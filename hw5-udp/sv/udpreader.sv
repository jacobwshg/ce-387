==> flow/design.v <==
package globals_pkg;
	localparam int FRAME_WIDTH  = 720;
	localparam int FRAME_HEIGHT = 540;
	localparam int BYTE_WIDTH = 8;
	localparam int SAFE_BYTE_WIDTH = BYTE_WIDTH + 4;
	localparam int RGB_WIDTH = 3 * BYTE_WIDTH;
	localparam int BOX_DIM = 3;
	localparam int FIFO_DEPTH = 32;
	typedef logic [ BYTE_WIDTH-1:0 ] box_t [ 0:BOX_DIM-1 ] [ 0:BOX_DIM-1 ];
endpackage: globals_pkg
package complex_pkg;
	localparam int
		RE = 0,
		IM = 1;
endpackage: complex_pkg
package globals_pkg;
	localparam DWIDTH = 32;
	localparam int N = 32;
	localparam FIFO_DEPTH = 16;
	function automatic void printtime();
		$write( "\n@%0t\t", $time );
	endfunction
endpackage: globals_pkg
package globals_pkg;
	localparam int DWIDTH = 32;
	localparam int FRACWIDTH = 14;
	localparam int INPUT_SZ = 784;
	localparam int L0_SZ = 10;
	localparam int L1_SZ = 10;
endpackage: globals_pkg
package globals_pkg;
	localparam int DWIDTH = 32;
	localparam int FRAC_WIDTH = 10;
	localparam int Q_STEP = 1<<FRAC_WIDTH;
endpackage: globals_pkg
module udpreader
(
	input logic clock, 
	input logic reset,
	input logic in_empty,
	input logic [ 9:0 ] in_out,
	input logic out_full,
	output logic in_re,
	output logic out_we,
	output logic [ 9:0 ] out_in,
	output logic done,
	output logic sum_true
);
	localparam PCAP_HEADER_BYTES      = 24;
	localparam PCAP_DATA_HEADER_BYTES = 16;
	localparam ETH_DST_ADDR_BYTES     = 6;
	localparam ETH_SRC_ADDR_BYTES     = 6;
	localparam ETH_PROTOCOL_BYTES     = 2;
	localparam IP_VERSION_BYTES       = 1;
	localparam IP_HEADER_BYTES        = 1;
	localparam IP_TYPE_BYTES          = 1;
	localparam IP_LENGTH_BYTES        = 2;
	localparam IP_ID_BYTES            = 2;
	localparam IP_FLAG_BYTES          = 2;
	localparam IP_TIME_BYTES          = 1;
	localparam IP_PROTOCOL_BYTES      = 1;
	localparam IP_CHECKSUM_BYTES      = 2;
	localparam IP_SRC_ADDR_BYTES      = 4;
	localparam IP_DST_ADDR_BYTES      = 4;
	localparam UDP_DST_PORT_BYTES     = 2;
	localparam UDP_SRC_PORT_BYTES     = 2;
	localparam UDP_LENGTH_BYTES       = 2;
	localparam UDP_CHECKSUM_BYTES     = 2;
	localparam IP_PROTOCOL_DEF        = 'h0800;
	localparam IP_VERSION_DEF         = 'h4;
	localparam IP_HEADER_LENGTH_DEF   = 'h5;
	localparam IP_TYPE_DEF            = 'h0;
	localparam IP_FLAGS_DEF           = 'h4;
	localparam TIME_TO_LIVE           = 'he;
	localparam UDP_PROTOCOL_DEF       = 'h11;
	localparam SOF_BIT = 8;
	localparam EOF_BIT = 9;
	typedef enum logic [ 5:0 ]
	{
		S_PCAP_HDR, S_PCAP_DATA_HDR,
		S_ETH_DST, S_ETH_SRC, S_ETH_PROT,
		S_IP_VER, S_IP_HDR, S_IP_TYPE, S_IP_LEN, S_IP_ID,
		S_IP_FLAG, S_IP_TIME, S_IP_PROT, S_IP_SUM, S_IP_SRC, S_IP_DST,
		S_UDP_DST, S_UDP_SRC, S_UDP_LEN, S_UDP_SUM, S_UDP_DATA,
		S_VERIFY_SUM
	} state_t;
	typedef enum logic { FALSE = 1'b0, TRUE = 1'b1 } bool_t;
	logic [ 7:0 ] in_dout;
	state_t state, state_c;
	bool_t sum_state, sum_state_c;
	logic [ 31:0 ]
		sum, sum_c;
	logic [ 15:0 ]
		ref_sum, ref_sum_c;
	logic [ 31:0 ] i, i_c;
	logic [ 7:0 ] bytebuf, bytebuf_c;
	logic [ 31:0 ] udp_data_len, udp_data_len_c;
	logic done_c, sum_true_c;
	always_ff @ ( posedge clock, posedge reset )
	begin
		if ( reset )
		begin
			state <= S_PCAP_HDR;
			sum <= 32'h0;
			ref_sum <= 16'h0;
			sum_state <= FALSE;
			i <= 32'h0;
			bytebuf <= 8'h0;
			udp_data_len <= 32'd0;
			done <= 1'b0;
			sum_true <= 1'b0;
		end
		else
		begin
			state <= state_c;
			sum <= sum_c;
			ref_sum <= ref_sum_c;
			sum_state <= sum_state_c;
			i <= i_c;
			bytebuf <= bytebuf_c;
			udp_data_len <= udp_data_len_c;
			done <= done_c;
			sum_true <= sum_true_c;
		end
	end
	always_comb
	begin
		in_dout = in_out[ 7:0 ];
		state_c = state;
		sum_c = sum;
		ref_sum_c = ref_sum;
		sum_state_c = sum_state;
		i_c = i;
		bytebuf_c = bytebuf;
		udp_data_len_c = udp_data_len;
		in_re = 1'b0;
		out_we = 1'b0;
		out_in = 10'h0;
		done_c = done;
		sum_true_c = sum_true;
		if ( sum_state & ~in_empty )
		begin
			bytebuf_c = in_dout;
			if ( i[0] )
			begin
				sum_c = sum + 16'( { 8'( bytebuf ), 8'( in_dout ) } );
			end
		end
		if ( ( ~out_full ) & in_out[EOF_BIT] )
		begin
			out_in = in_out;
			out_we = 1'b1;
		end
		case ( state )
			S_PCAP_HDR:
			begin
				if ( ~in_empty )
				begin
					in_re = 1'b1;
					i_c = i + 1'h1;
					if ( PCAP_HEADER_BYTES == i_c )
					begin
						state_c = S_PCAP_DATA_HDR;
						sum_state_c = FALSE;
						i_c = 1'h0;
					end
				end
			end
			S_PCAP_DATA_HDR:
			begin
				sum_c = 32'h0;
				ref_sum_c = 16'h0;
				done_c = 1'b0;
				sum_true_c = 1'b0;
				udp_data_len_c = 32'h0;
				if ( ~in_empty )
				begin
					in_re = 1'b1;
					i_c = i + 1'h1;
					if ( PCAP_DATA_HEADER_BYTES == i_c )
					begin
						state_c = S_ETH_DST;
						sum_state_c = FALSE;
						i_c = 1'h0;
					end
				end
			end
			S_ETH_DST:
			begin
				if ( ~in_empty )
				begin
					in_re = 1'b1;
					i_c = i + 1'h1;
					if ( i_c == ETH_DST_ADDR_BYTES )
					begin
						state_c = S_ETH_SRC;
						sum_state_c = FALSE;
						i_c = 1'h0;
					end
				end
			end
			S_ETH_SRC:
			begin
				if ( ~in_empty )
				begin
					in_re = 1'b1;
					i_c = i + 1'h1;
					if ( i_c == ETH_SRC_ADDR_BYTES )
					begin
						state_c = S_ETH_PROT;
						sum_state_c = FALSE;
						i_c = 1'h0;
					end
				end
			end
			S_ETH_PROT:
			begin
				if ( ~in_empty )
				begin
					in_re = 1'b1;
					i_c = i + 1'h1;
					bytebuf_c = in_dout;
					if (
						( 1'h1 == i ) 
						& ( IP_PROTOCOL_DEF != 16'( { 8'(bytebuf), 8'(in_dout) } ) )
					)
					begin
						state_c = S_PCAP_DATA_HDR;
						sum_state_c = FALSE;
						i_c = 1'h0;
					end
					if ( ETH_PROTOCOL_BYTES == i_c )
					begin
						state_c = S_IP_VER;
						sum_state_c = FALSE;
						i_c = 1'h0;
					end
				end
			end
			S_IP_VER:
			begin
				if ( ~in_empty )
				begin
					in_re = 1'b1;
					i_c = i + 1'h1;
					if (
						( 1'h0 == i ) 
						& ( IP_VERSION_DEF != (in_dout >> 4) )
					)
					begin
						state_c = S_PCAP_DATA_HDR;
						sum_state_c = FALSE;
						i_c = 1'h0;
					end
					if ( IP_VERSION_BYTES == i_c )
					begin
						state_c = S_IP_HDR;
						sum_state_c = FALSE;
						i_c = 1'h0;
					end
				end
			end
			S_IP_HDR:
			begin
				state_c = S_IP_TYPE;
				sum_state_c = FALSE;
				i_c = 1'h0;
			end
			S_IP_TYPE:		
			begin
				if ( ~in_empty )
				begin
					in_re = 1'b1;
					i_c = i + 1'h1;
					if ( IP_TYPE_BYTES == i_c )
					begin
						state_c = S_IP_LEN;
						sum_state_c = TRUE;
						i_c = 1'h0;
					end
				end
			end
			S_IP_LEN:
			begin
				if ( ~in_empty )
				begin
					in_re = 1'b1;
					i_c = i + 1'h1;
					if ( i[0] )
					begin
						sum_c = sum_c - 'd20;
					end
					if ( IP_LENGTH_BYTES == i_c )
					begin
						state_c = S_IP_ID;
						sum_state_c = FALSE;
						i_c = 1'h0;
					end
				end
			end
			S_IP_ID:
			begin
				if ( ~in_empty )
				begin
					in_re = 1'b1;
					i_c = i + 1'h1;
					if ( IP_ID_BYTES == i_c )
					begin
						state_c = S_IP_FLAG;
						sum_state_c = FALSE;
						i_c = 1'h0;
					end
				end
			end
			S_IP_FLAG:
			begin
				if ( ~in_empty )
				begin
					in_re = 1'b1;
					i_c = i + 1'h1;
					if ( IP_FLAG_BYTES == i_c )
					begin
						state_c = S_IP_TIME;
						sum_state_c = FALSE;
						i_c = 1'h0;
					end
				end
			end
			S_IP_TIME:
			begin
				if ( ~in_empty )
				begin
					in_re = 1'b1;
					i_c = i + 1'h1;
					if ( IP_TIME_BYTES == i_c )
					begin
						state_c = S_IP_PROT;
						sum_state_c = FALSE;
						i_c = 1'h0;
					end
				end
			end
			S_IP_PROT:
			begin
				if ( ~in_empty )
				begin
					in_re = 1'b1;
					i_c = i + 1'h1;
					if ( 1'h1 == i_c )
					begin
						sum_c = sum + 8'( in_dout );
						if ( UDP_PROTOCOL_DEF != in_dout )
						begin
							state_c = S_PCAP_DATA_HDR;
							sum_state_c = FALSE;
							i_c = 1'h0;
						end
					end
					if ( IP_PROTOCOL_BYTES == i_c )
					begin
						state_c = S_IP_SUM;
						sum_state_c = FALSE;
						i_c = 1'h0;
					end
				end
			end
			S_IP_SUM:
			begin
				if ( ~in_empty )
				begin
					in_re = 1'b1;
					i_c = i + 1'h1;
					if ( IP_CHECKSUM_BYTES == i_c )
					begin
						state_c = S_IP_SRC;
						sum_state_c = TRUE;
						i_c = 1'h0;
					end
				end
			end
			S_IP_SRC:
			begin
				if ( ~in_empty )
				begin
					in_re = 1'b1;
					i_c = i + 1'h1;
					if ( IP_SRC_ADDR_BYTES == i_c )
					begin
						state_c = S_IP_DST;
						sum_state_c = TRUE;
						i_c = 1'h0;
					end
				end
			end
			S_IP_DST:
			begin
				if ( ~in_empty )
				begin
					in_re = 1'b1;
					i_c = i + 1'h1;
					if ( IP_DST_ADDR_BYTES == i_c )
					begin
						state_c = S_UDP_DST;
						sum_state_c = TRUE;
						i_c = 1'h0;
					end
				end
			end
			S_UDP_DST:
			begin
				if ( ~in_empty )
				begin
					in_re = 1'b1;
					i_c = i + 1'h1;
					if ( UDP_DST_PORT_BYTES == i_c )
					begin
						state_c = S_UDP_SRC;
						sum_state_c = TRUE;
						i_c = 1'h0;
					end
				end
			end
			S_UDP_SRC:
			begin
				if ( ~in_empty )
				begin
					in_re = 1'b1;
					i_c = i + 1'h1;
					if ( UDP_SRC_PORT_BYTES == i_c )
					begin
						state_c = S_UDP_LEN;
						sum_state_c = TRUE;
						i_c = 1'h0;
					end
				end
			end
			S_UDP_LEN:
			begin
				if ( ~in_empty )
				begin
					in_re = 1'b1;
					i_c = i + 1'h1;
					if ( 2'h2 == i_c )
					begin
						udp_data_len_c = 32'( { 8'( bytebuf ), 8'( in_dout ) } );
					end
					if ( UDP_LENGTH_BYTES == i_c )
					begin
						state_c = S_UDP_SUM;
						sum_state_c = FALSE;
						i_c = 1'h0;
					end
				end
			end
			S_UDP_SUM:
			begin
				if ( ~in_empty )
				begin
					in_re = 1'b1;
					i_c = i + 1'h1;
					bytebuf_c = in_dout;
					if ( 1'h1 == i )
					begin
						ref_sum_c = 16'( { 8'( bytebuf ), 8'( in_dout ) } );
					end
					if ( UDP_CHECKSUM_BYTES == i_c )
					begin
						udp_data_len_c = 
							udp_data_len
							- (
								UDP_CHECKSUM_BYTES 
								+ UDP_LENGTH_BYTES 
								+ UDP_DST_PORT_BYTES 
								+ UDP_SRC_PORT_BYTES
							);
						state_c = S_UDP_DATA;
						sum_state_c = TRUE;
						i_c = 1'h0;
					end
				end
			end
			S_UDP_DATA:
			begin
				if ( ~in_empty )
				begin
					if ( ~out_full )
					begin
						out_in = in_out;
						out_we = 1'b1;
						in_re = 1'b1;
						i_c = i + 1'h1;
					end
					if ( i[0] )
					begin
					end
					if ( udp_data_len == i_c )
					begin
						if ( udp_data_len[0] )
						begin
							sum_c = sum + 16'( { 8'( in_dout ), 8'h0 } );
						end
						state_c = S_VERIFY_SUM;
						sum_state_c = FALSE;
						i_c = 1'h0;
					end
				end
			end
			S_VERIFY_SUM:
			begin
				if ( | sum[ 31:16 ] )
				begin
					sum_c = sum[ 15:0 ] + sum[ 31:16 ];
				end
				else
				begin
					sum_c = ~sum;
					sum_true_c = ( sum_c[15:0] == ref_sum );
					done_c = 1'b1;
					state_c = S_PCAP_DATA_HDR;
					sum_state_c = FALSE;
					i_c = 1'h0;
				end
			end
			default:
			begin
				state_c = S_PCAP_HDR;
				sum_c = 32'hx;
				ref_sum_c = 16'hx;
				sum_state_c = FALSE;
				i_c = 32'hx;
				bytebuf_c = 8'hx;
				udp_data_len_c = 32'hx;
				in_re = 1'b0;
				out_we = 1'b0;
				out_in = 10'hx;
				done_c = 1'b0;
				sum_true_c = 1'b0;
			end
		endcase
	end
endmodule: udpreader
### From RTL to reports: udpreader

Tool output for the design above, in the order of the flow.
Line numbers count from 1 in the design file above.
Not given: n/a

* design top: udpreader
* clock port: clock
* library: sky130hd
* timing corner: tt_025C_1v80

### Word level

Yosys after proc, flatten, opt, wreduce and memory -nomap, before mapping. Memory bits, and registers merged into a memory's read port (data or address), are not among the register bits. Print and check cells are not counted.

* bits in registers: 129
* cells after elaboration: 290

* add/sub/neg operators: 7
* equality and inequality tests: 92
* muxes and demuxes: 149
* bitwise gates (word level): 10
* reductions and logical operators: 23

Operators by type and width (number)
* 32-bit two-way mux: 48
* 32-bit case mux with 12-bit select: 1
* 6-bit two-way mux: 45
* 32-bit case mux with 6-bit select: 1
* 1-bit by 32-bit equality test with 1-bit output with constant A: 5
* 6-bit case mux with 22-bit select: 1
* 2-bit by 32-bit equality test with 1-bit output with constant A: 3
* 32-bit case mux with 3-bit select: 1
* 2-bit != test with constant B: 46
* 32-bit by 16-bit adder with 32-bit output: 2
* 5-bit by 32-bit equality test with 1-bit output with constant A: 2
* 20-bit OR reduction: 3
* 6-bit by 4-bit equality test with 1-bit output with constant B: 8
* 42-bit AND reduction: 1
* 19-bit OR reduction: 2
* 1-bit two-way mux: 37
* 6-bit by 5-bit equality test with 1-bit output with constant B: 6
* 3-bit by 32-bit equality test with 1-bit output with constant A: 1
* 32-bit by 1-bit adder with 32-bit output with constant B: 1
* 32-bit by 3-bit equality test with 1-bit output with constant B: 1
* 32-bit equality test: 1
* 32-bit by 4-bit subtractor with 32-bit output with constant B: 1
* 32-bit by 5-bit subtractor with 32-bit output with constant B: 1
* 32-bit by 8-bit adder with 32-bit output: 1
* 32-bit inverter: 1
* 32-bit zero test: 1
* 16-bit case mux with 2-bit select: 1
* 16-bit two-way mux: 2

Other operator kinds: 30; their cells: 57.

### Depth

Depth = most cells in a row (Yosys ltp): at word level without a register or memory, in the mapped netlist without a sequential cell, where the memories' decode and read muxes count.

* depth in word-level cells: 9
* ABC_AREA: 0
* depth in mapped cells: 16
* mapped depth without buffers: 15

### Netlist

Source: synth_stat.txt of the flow (Yosys; design flattened, memories mapped). It holds for the ABC_AREA given above (unset counts as 0); a run with the other value may have another netlist.
Totals and module areas in this step are rounded.

* mapped cells: 1829
* cell area after synthesis: 14200 µm²
* sequential part of the area: 3630 µm²
* mapped flip-flops: 145

Cells by type
* sky130_fd_sc_hd__dfrtp_1: number 144, total area 3.6E+03 µm²
* sky130_fd_sc_hd__xnor2_1: number 118, total area 1.03E+03 µm²
* sky130_fd_sc_hd__nand2_1: number 182, total area 683.155 µm²
* sky130_fd_sc_hd__xor2_1: number 68, total area 595.571 µm²
* sky130_fd_sc_hd__o21ai_0: number 117, total area 585.562 µm²
* sky130_fd_sc_hd__ha_1: number 46, total area 575.552 µm²
* sky130_fd_sc_hd__nor2_1: number 152, total area 570.547 µm²
* sky130_fd_sc_hd__a21oi_1: number 105, total area 525.504 µm²
* sky130_fd_sc_hd__nor3_1: number 70, total area 350.336 µm²
* sky130_fd_sc_hd__clkbuf_1: number 92, total area 345.331 µm²
* sky130_fd_sc_hd__nor4_1: number 53, total area 331.568 µm²
* sky130_fd_sc_hd__nand3_1: number 61, total area 305.293 µm²
* sky130_fd_sc_hd__a21o_1: number 34, total area 255.245 µm²
* sky130_fd_sc_hd__nand4_1: number 36, total area 225.216 µm²
* sky130_fd_sc_hd__or3_1: number 32, total area 200.192 µm²
* sky130_fd_sc_hd__mux2_2: number 17, total area 191.434 µm²
* sky130_fd_sc_hd__o31ai_1: number 23, total area 172.666 µm²
* sky130_fd_sc_hd__inv_1: number 43, total area 161.405 µm²

Not listed: further types 78, cells in them 436.

### Worst setup path after synthesis

OpenSTA on the mapped netlist: ideal clock, no wires. The path of least setup slack (recovery checks aside). Input and output delay are each 20% of the period. Register names are those of the netlist, which keeps one name where synthesis merged equal registers.

* path type: in2reg
* start point: input in_out[0]
* end point: register sum[31]
* clock period: 4.97 ns
* time at the first pin: 0.994 ns
* arrival: 4.158 ns
* setup slack: 0.686 ns
* path delay: 3.290 ns
* stages on the path: 14
* buffers on the path: 0
* synthesis period reached: 4.284 ns

"path delay" = arrival - input delay + setup time.
"stages on the path" counts driving pins, that of a launching flip-flop among them; a cell with two outputs on the path counts twice.
"synthesis period reached" is the clock period less the worst setup slack; recovery checks do not enter. This is arithmetic on one report: input and output delays are still those of the set period (20% each).
Between the ends stands the longest chain of elaborated cells between them, by number of cells; it is not shown to be the way that was timed. Of several equally long chains one is given.
Each line given opens the expression or statement behind the cell; cells for indexed reads and writes are added by Yosys, which also makes memories of some case tables.

* cells stage by stage: sky130_fd_sc_hd__ha_1 -> sky130_fd_sc_hd__inv_1 -> sky130_fd_sc_hd__fa_1 -> sky130_fd_sc_hd__nor2b_1 -> sky130_fd_sc_hd__o31a_1 -> sky130_fd_sc_hd__o21ai_1 -> sky130_fd_sc_hd__a21oi_1 -> sky130_fd_sc_hd__o2111ai_1 -> sky130_fd_sc_hd__xor2_1 -> sky130_fd_sc_hd__nand4_1 -> sky130_fd_sc_hd__nor4_2 -> sky130_fd_sc_hd__nand3_1 -> sky130_fd_sc_hd__xor2_1 -> sky130_fd_sc_hd__a221o_1
* cells in the longest elaborated chain: 7
* elaborated cells on any way between the ends: 14
* RTL lines with such cells: 14
* classes of those cells: add/sub: 4; mux: 10

Ends and longest elaborated chain, post-synthesis
* start, declared: line 41 `input logic [ 9:0 ] in_out,`
* 32-bit by 16-bit adder with 32-bit output: line 146 `sum_c = sum + 16'( { 8'( bytebuf ), 8'( in_dout ) } );`
* 32-bit two-way mux: line 144 `if ( i[0] )`
* 32-bit two-way mux: line 141 `if ( sum_state & ~in_empty )`
* 32-bit by 5-bit subtractor with 32-bit output: line 291 `sum_c = sum_c - 'd20;`
* 32-bit two-way mux: line 289 `if ( i[0] )`
* 32-bit two-way mux: line 285 `if ( ~in_empty )`
* 32-bit case mux with 6-bit select: line 154 `case ( state )`
* end, assigned: line 104 `sum <= 32'h0;`
* end, assigned: line 116 `sum <= sum_c;`
* end, declared: line 92 `sum, sum_c;`

### Timing after layout

From the final timing report of run 1: the path of least setup slack in the routed layout; clock arrival at registers is part of the times.

* path type: reg2reg
* start point: register i[3]
* end point: register sum[2]
* clock period: 4.74 ns
* time at the first pin: 0.46 ns
* arrival: 4.95 ns
* setup slack: 0.14 ns
* stages on the path: 14
* buffers on the path: 2

Between the ends stands the longest chain of elaborated cells between them, by number of cells; it is not shown to be the way that was timed. Of several equally long chains one is given.

* cells stage by stage: sky130_fd_sc_hd__dfrtp_1 -> sky130_fd_sc_hd__nand3_1 -> sky130_fd_sc_hd__nor4_1 -> sky130_fd_sc_hd__and2_1 -> sky130_fd_sc_hd__xnor2_1 -> sky130_fd_sc_hd__o2111ai_1 -> sky130_fd_sc_hd__buf_4 -> sky130_fd_sc_hd__or3_1 -> sky130_fd_sc_hd__nor3_2 -> sky130_fd_sc_hd__o21ai_0 -> sky130_fd_sc_hd__a21oi_1 -> sky130_fd_sc_hd__buf_4 -> sky130_fd_sc_hd__o221ai_1 -> sky130_fd_sc_hd__mux2_2
* cells in the longest elaborated chain: 8
* elaborated cells on any way between the ends: 11
* classes of those cells: add/sub: 1; eq/ne: 2; mux: 8

Ends and longest elaborated chain, post-layout
* start, declared: line 95 `logic [ 31:0 ] i, i_c;`
* start, assigned: line 107 `i <= 32'h0;`
* start, assigned: line 119 `i <= i_c;`
* 32-bit by 1-bit adder with 32-bit output: line 491 `i_c = i + 1'h1;`
* 32-bit two-way mux: line 486 `if ( ~out_full )`
* 32-bit two-way mux: line 484 `if ( ~in_empty )`
* 32-bit two-way mux: line 154 `case ( state )`
* 32-bit equality test: line 496 `if ( udp_data_len == i_c )`
* 32-bit two-way mux: line 496
* 32-bit two-way mux: line 484
* 32-bit case mux with 6-bit select: line 154
* end, assigned: line 104 `sum <= 32'h0;`
* end, assigned: line 116 `sum <= sum_c;`
* end, declared: line 92 `sum, sum_c;`

==> runs of udpreader <==
Design udpreader on sky130hd. What follows are 2 stored runs of the flow, each under its own settings; their order means nothing. The constraints put input and output delay at 20% of the set period each and load the outputs with 0.01 pF.
By "achieved period" is meant the clock period of the run minus its worst setup slack. This is arithmetic on one report: input and output delays are still those of the set period (20% each).
"critical path time" is the time allowed to the run's worst setup path (the clock period less input and output delay, where it has them) less its slack. Clock arrival times count: a late capture clock shortens it, a late launch clock lengthens it.
By "total power of the final layout" is meant OpenSTA's value without simulated activity: inputs other than the clock are taken to toggle once in ten clock periods, and the tool carries that through the logic.
The results are shown rounded.

### Run 1

Settings: `period_ns=4.74`, `CORE_UTILIZATION=33`, `CAP_MARGIN=20`, `CORE_MARGIN=2`, `SLEW_MARGIN=20`

- Achieved period: 4.602 ns
- Setup slack of the worst path: 0.138 ns
- Area of the standard cells in the finished layout: 16,700 µm²
- Critical path time: 4.60 ns
- Worst setup path type: reg2reg
- Synthesized cell area: 14,200 µm²
- Total die area: 44,700 µm²
- Total power of the final layout: 2,980 µW
- Final setup TNS: 0.000 ns
- Post-route worst hold slack: 0.502 ns
- Final design utilization: 0.391

### Run 2

Settings: `period_ns=3.09`, `CORE_UTILIZATION=55`, `SETUP_SLACK_MARGIN=0.64`, `CORE_MARGIN=2`, `CELL_PAD_IN_SITES_GLOBAL_PLACEMENT=3`, `CELL_PAD_IN_SITES_DETAIL_PLACEMENT=2`, `GPL_ROUTABILITY_DRIVEN=0`, `CTS_CLUSTER_SIZE=49`, `SLEW_MARGIN=30`, `MIN_ROUTING_LAYER=met1`, `CAP_MARGIN=20`

Stopped before the end: placement reported GPL-0301.
