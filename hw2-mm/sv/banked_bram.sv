==> flow/design.v <==
package globals_pkg;
	localparam int FRAME_WIDTH  = 720;
	localparam int FRAME_HEIGHT = 540;
	localparam int BYTE_WIDTH = 8;
	localparam int SAFE_BYTE_WIDTH = BYTE_WIDTH + 4;
	localparam int RGB_WIDTH = 3 * BYTE_WIDTH;
	localparam int BOX_DIM = 3;
	localparam int FIFO_DEPTH = 32;
	typedef logic [ BYTE_WIDTH-1:0 ] box_t [ 0:BOX_DIM-1 ] [ 0:BOX_DIM-1 ];
endpackage: globals_pkg
package complex_pkg;
	localparam int
		RE = 0,
		IM = 1;
endpackage: complex_pkg
package globals_pkg;
	localparam DWIDTH = 32;
	localparam int N = 32;
	localparam FIFO_DEPTH = 16;
	function automatic void printtime();
		$write( "\n@%0t\t", $time );
	endfunction
endpackage: globals_pkg
package globals_pkg;
	localparam int DWIDTH = 32;
	localparam int FRACWIDTH = 14;
	localparam int INPUT_SZ = 784;
	localparam int L0_SZ = 10;
	localparam int L1_SZ = 10;
endpackage: globals_pkg
package globals_pkg;
	localparam int DWIDTH = 32;
	localparam int FRAC_WIDTH = 10;
	localparam int Q_STEP = 1<<FRAC_WIDTH;
endpackage: globals_pkg
module banked_bram
#(
	parameter DATA_WIDTH      = 8,
	parameter BANK_ID_WIDTH   = 3,
	parameter BANK_CNT        = 2**BANK_ID_WIDTH,
	parameter BANK_ADDR_WIDTH = 3,
	parameter BANK_SIZE       = 2**BANK_ADDR_WIDTH
) 
(
	input  logic clock,
	input  logic we,
	input  logic [ DATA_WIDTH-1 : 0 ] din,
	input  logic [ BANK_ID_WIDTH-1 : 0 ] bank_w_id,
	input  logic [ BANK_ADDR_WIDTH-1 : 0 ] bank_w_addr,
	input  logic [ BANK_ADDR_WIDTH-1 : 0 ] bank_r_addr,
	output logic [ BANK_CNT-1 : 0 ] [ DATA_WIDTH-1 : 0 ] dout
);
	logic [BANK_CNT-1:0] [BANK_SIZE-1:0] [DATA_WIDTH-1:0] mem
	;
	always_ff @ ( posedge clock )
	begin
		for (int i = 0; i < BANK_CNT; i++)
		begin
			dout[i] <= mem[i][bank_r_addr];
			if (we && (i == bank_w_id))
			begin
				mem[i][bank_w_addr] <= din;
			end
		end
	end
endmodule
; ---- From RTL to reports: banked_bram
; Tool output for the design above, in the order of the flow.
; Line numbers count from 1 in the design file above.
; Library cell names are shortened.
; Not given: --
[inputs]
top_module = banked_bram
clock_port = clock
cell_library = sky130hd
lib_corner = tt_025C_1v80

; ---- Word-level counts
; Counts by Yosys on the flattened word-level netlist (proc, flatten, opt, wreduce; memories kept). Register bits leave out memories and registers merged into their read ports (data or address); mux counts leave out enables and synchronous resets folded into registers. Print and check cells are left out. Cells with the same type and inputs are merged into one.
[word_totals]
reg_bits = 576
latch_bits = 0
ram_bits = 0
romBits = 0
clocked_rd_ports_x_width = 0
memories = 0
word_cells = 96
[classes]
addsub = 22
n_mul = 0
n_div = 0
cmp = 0
n_eq = 7
shifts = 24
mux = 8
n_logic = 24
reduce_and_logical = 9
[op_table]
columns = cell, n
row1 = 512-bit bitwise AND, 8
row2 = 512-bit OR, 8
row3 = 512-bit inverter, 8
row4 = 8-bit by 33-bit variable shift with 512-bit output, 8
row5 = 8-bit by 33-bit variable shift with 512-bit output with constant A, 8
row6 = 512-bit 2-to-1 mux, 8
row7 = 512-bit by 11-bit variable part select with 8-bit output, 4
row8 = 512-bit by 10-bit variable part select with 8-bit output, 2
row9 = 512-bit by 7-bit variable part select with 8-bit output, 1
row10 = 512-bit by 9-bit variable part select with 8-bit output, 1
row11 = 10-bit negation with 33-bit output, 4
row12 = 9-bit by 6-bit adder with 10-bit output with constant A, 8
row13 = 9-bit negation with 33-bit output, 2
row14 = 8-bit by 6-bit adder with 9-bit output with constant A, 4
row15 = 6-bit negation with 33-bit output, 1
row16 = 8-bit negation with 33-bit output, 1
row17 = 7-bit by 6-bit adder with 8-bit output with constant A, 2
row18 = 3-bit equality test with constant A, 4
row19 = 1-bit logical AND, 8
row20 = 2-bit by 3-bit equality test with 1-bit output with constant A, 2
row21 = 1-bit by 3-bit equality test with 1-bit output with constant A, 1
row22 = 3-bit zero test, 1

; ---- Logic depth
; Yosys ltp: most cells in a row. Word level: on the elaborated netlist, between registers, memories and ports. Mapped: between sequential cells and ports; inverters and the memories' decode and read muxes count.
[depth]
depth_word = 27
abc_area = 0
depth_mapped = 14

; ---- Netlist
; Source: synth_stat.txt of the flow (Yosys; design flattened, memories mapped). It holds for the ABC_AREA given above (unset counts as 0); a run with the other value may have another netlist.
; Totals and module areas in this step are rounded.
[by_type]
columns = type, n, area_total_um2
row1 = dfxtp_1, 568, 1.14E+04
row2 = mux4_2, 128, 2.88E+03
row3 = a22oi_1, 181, 1.36E+03
row4 = nand2_1, 331, 1.24E+03
row5 = a21oi_1, 224, 1.12E+03
row6 = o21ai_0, 196, 980.941
row7 = nor2_1, 258, 968.429
row8 = o22ai_1, 154, 963.424
row9 = o221ai_1, 84, 735.706
row10 = mux2_2, 64, 720.691
row11 = clkbuf_1, 180, 675.648
row12 = a222oi_1, 52, 520.499
row13 = a22o_1, 56, 490.47
row14 = a221o_1, 33, 330.317
row15 = nand3_1, 65, 325.312
row16 = buf_2, 56, 280.269
row17 = a21boi_0, 35, 262.752
row18 = edfxtp_1, 8, 240.23
; Other cell types: 52; their cells: 315.
[synth_totals]
stdcells = 2988
mapped_area_um2 = 27600
ffs = 576
buf_cells = 262

; ---- Timing after synthesis
; OpenSTA on the mapped netlist: ideal clock, no wires. The path of least setup slack (recovery checks aside). Input and output delay are each 20% of the period. Register names are those of the netlist, which keeps one name where synthesis merged equal registers.
[synth_timing]
kind = input to register
start = input port bank_w_addr[0]
end = register mem
tclk_ps = 4750
setup_time_ps = 141
arrival_time_ps = 3856
t_required_ps = 4609
setup_slack_ps = 753
delay_ps = 3047
driving_pins = 14
n_path_buf = 4
period_less_setup_slack_ps = 3997
; "delay_ps" = arrival - input delay + setup time.
; "driving_pins": output pins that drive a net of the path, with the launching flip-flop's if there is one; two outputs of one cell count as two.
; "period_less_setup_slack_ps" is the clock period less the worst setup slack; recovery checks do not enter. This is arithmetic on one report: input and output delays are still those of the set period (20% each).
; Where an end lacks its bit number, it is one bit of the signal, or one of the new flip-flops if synthesis recoded a state register.
[synth_between]
cell_sequence = clkbuf_1 -> buf_2 -> buf_4 -> inv_1 -> ha_1 -> ha_1 -> buf_2 -> inv_1 -> ha_1 -> or4b_2 -> nor4_2 -> o22ai_1 -> nand2_1 -> o221ai_1
[synth_lines]
columns = element, line
row1 = start: declaration, 49  ; input logic [ BANK_ADDR_WIDTH-1 : 0 ] bank_w_addr,
row2 = end: declaration, 53  ; logic [BANK_CNT-1:0] [BANK_SIZE-1:0] [DATA_WIDTH-1:0] mem
; Chain of elaborated cells between the ends: none given.

; ---- Worst path after layout
; From the final timing report of entry A: the path of least setup slack in the routed layout; clock arrival at registers is part of the times.
; The path's times are printed in steps of 10 ps; the period is the one set.
[layout_timing]
kind = input to register
start = input port bank_w_addr[0]
end = register mem
tclk_ps = 5990
setup_time_ps = 120
arrival_time_ps = 5080
t_required_ps = 6480
setup_slack_ps = 1400
driving_pins = 10
n_path_buf = 3
; Where an end lacks its bit number, it is one bit of the signal, or one of the new flip-flops if synthesis recoded a state register.
[layout_between]
cell_sequence = clkdlybuf4s50_1 -> inv_1 -> ha_1 -> ha_2 -> buf_12 -> buf_4 -> nand2_1 -> nor2_1 -> nand2_1 -> o221ai_1
[layout_lines]
columns = element, line
row1 = start: declaration, 49  ; input logic [ BANK_ADDR_WIDTH-1 : 0 ] bank_w_addr,
row2 = end: declaration, 53  ; logic [BANK_CNT-1:0] [BANK_SIZE-1:0] [DATA_WIDTH-1:0] mem
; Chain of elaborated cells between the ends: none given.

## Implementation results

2 stored runs of banked_bram in the flow (synthesis by Yosys, layout by OpenROAD, sky130hd cells), in arbitrary order. Constraints: input delay and output delay 20% of the set period each, output load 0.01 pF.
"timing.achieved_period_ps": clock period set for the run, less the worst setup slack. It is reckoned from that one timing run; input and output delays stay at 20% of the period that was set.
"worst_setup_path_time_ps" = time allowed to the worst setup path (clock period - input delay - output delay, where it has them) - its slack; a late launch clock adds to it, a late capture clock takes from it.
By "totalPower_w" is meant OpenSTA's value without simulated activity: inputs other than the clock are taken to toggle once in ten clock periods, and the tool carries that through the logic.
"worst_setup_path_time_ps" is known to 10 ps.
The measured numbers are rounded.

# entry A
==> flow/run.sh <==
#!/bin/bash
# the make line also repeats the synthesis and layout settings of config.mk as NAME=value (left out here)
make -C /OpenROAD-flow-scripts/flow DESIGN_CONFIG=/design/flow/config.mk WORK_HOME=/design/flow/orfs CLKGATE_MAP_FILE= finish
==> flow/config.mk <==
export PLATFORM = sky130hd
export DESIGN_NAME = banked_bram
export DESIGN_NICKNAME = banked_bram
export VERILOG_FILES = /design/flow/design.v
export SDC_FILE = /design/flow/constraint.sdc
export NUM_CORES = 4
export LEC_CHECK = 0
export CAP_MARGIN = 20
export CORE_MARGIN = 2
export CORE_UTILIZATION = 40
export SLEW_MARGIN = 20
==> flow/constraint.sdc <==
create_clock -name core_clock -period 5.99 [get_ports {clock}]
set_input_delay 1.1980 -clock core_clock [delete_from_list [all_inputs] [get_ports {clock}]]
set_output_delay 1.1980 -clock core_clock [all_outputs]
set_load 0.01 [all_outputs]

==> entry A: results <==
timing.achieved_period_ps=4588
totalPower_w=0.0117
finalCellArea_um2=32800
utilization_frac=0.478
yosys.chip_area_um2=27600
final_setup_tns_ps=0
worst_setup_path_time_ps=3390
worst_path_kind="input to register"
ws_setup_ps=1400
ws_hold_ps=465
design_die_area_um2=71100

# entry B
==> flow/run.sh <==
#!/bin/bash
# the make line also repeats the synthesis and layout settings of config.mk as NAME=value (left out here)
make -C /OpenROAD-flow-scripts/flow DESIGN_CONFIG=/design/flow/config.mk WORK_HOME=/design/flow/orfs CLKGATE_MAP_FILE= finish
==> flow/config.mk <==
export PLATFORM = sky130hd
export DESIGN_NAME = banked_bram
export DESIGN_NICKNAME = banked_bram
export VERILOG_FILES = /design/flow/design.v
export SDC_FILE = /design/flow/constraint.sdc
export NUM_CORES = 4
export LEC_CHECK = 0
export CAP_MARGIN = 10
export CORE_ASPECT_RATIO = 0.73
export CORE_MARGIN = 2
export CORE_UTILIZATION = 46
export GPL_ROUTABILITY_DRIVEN = 0
export HOLD_SLACK_MARGIN = 0.16
export MIN_ROUTING_LAYER = met2
export PLACE_DENSITY_LB_ADDON = 0.11
export SETUP_SLACK_MARGIN = 0.26
export SLEW_MARGIN = 25
==> flow/constraint.sdc <==
create_clock -name core_clock -period 6.67 [get_ports {clock}]
set_input_delay 1.3340 -clock core_clock [delete_from_list [all_inputs] [get_ports {clock}]]
set_output_delay 1.3340 -clock core_clock [all_outputs]
set_load 0.01 [all_outputs]

==> entry B: results <==
outcome="unfinished; error GRT-0116 in routing"
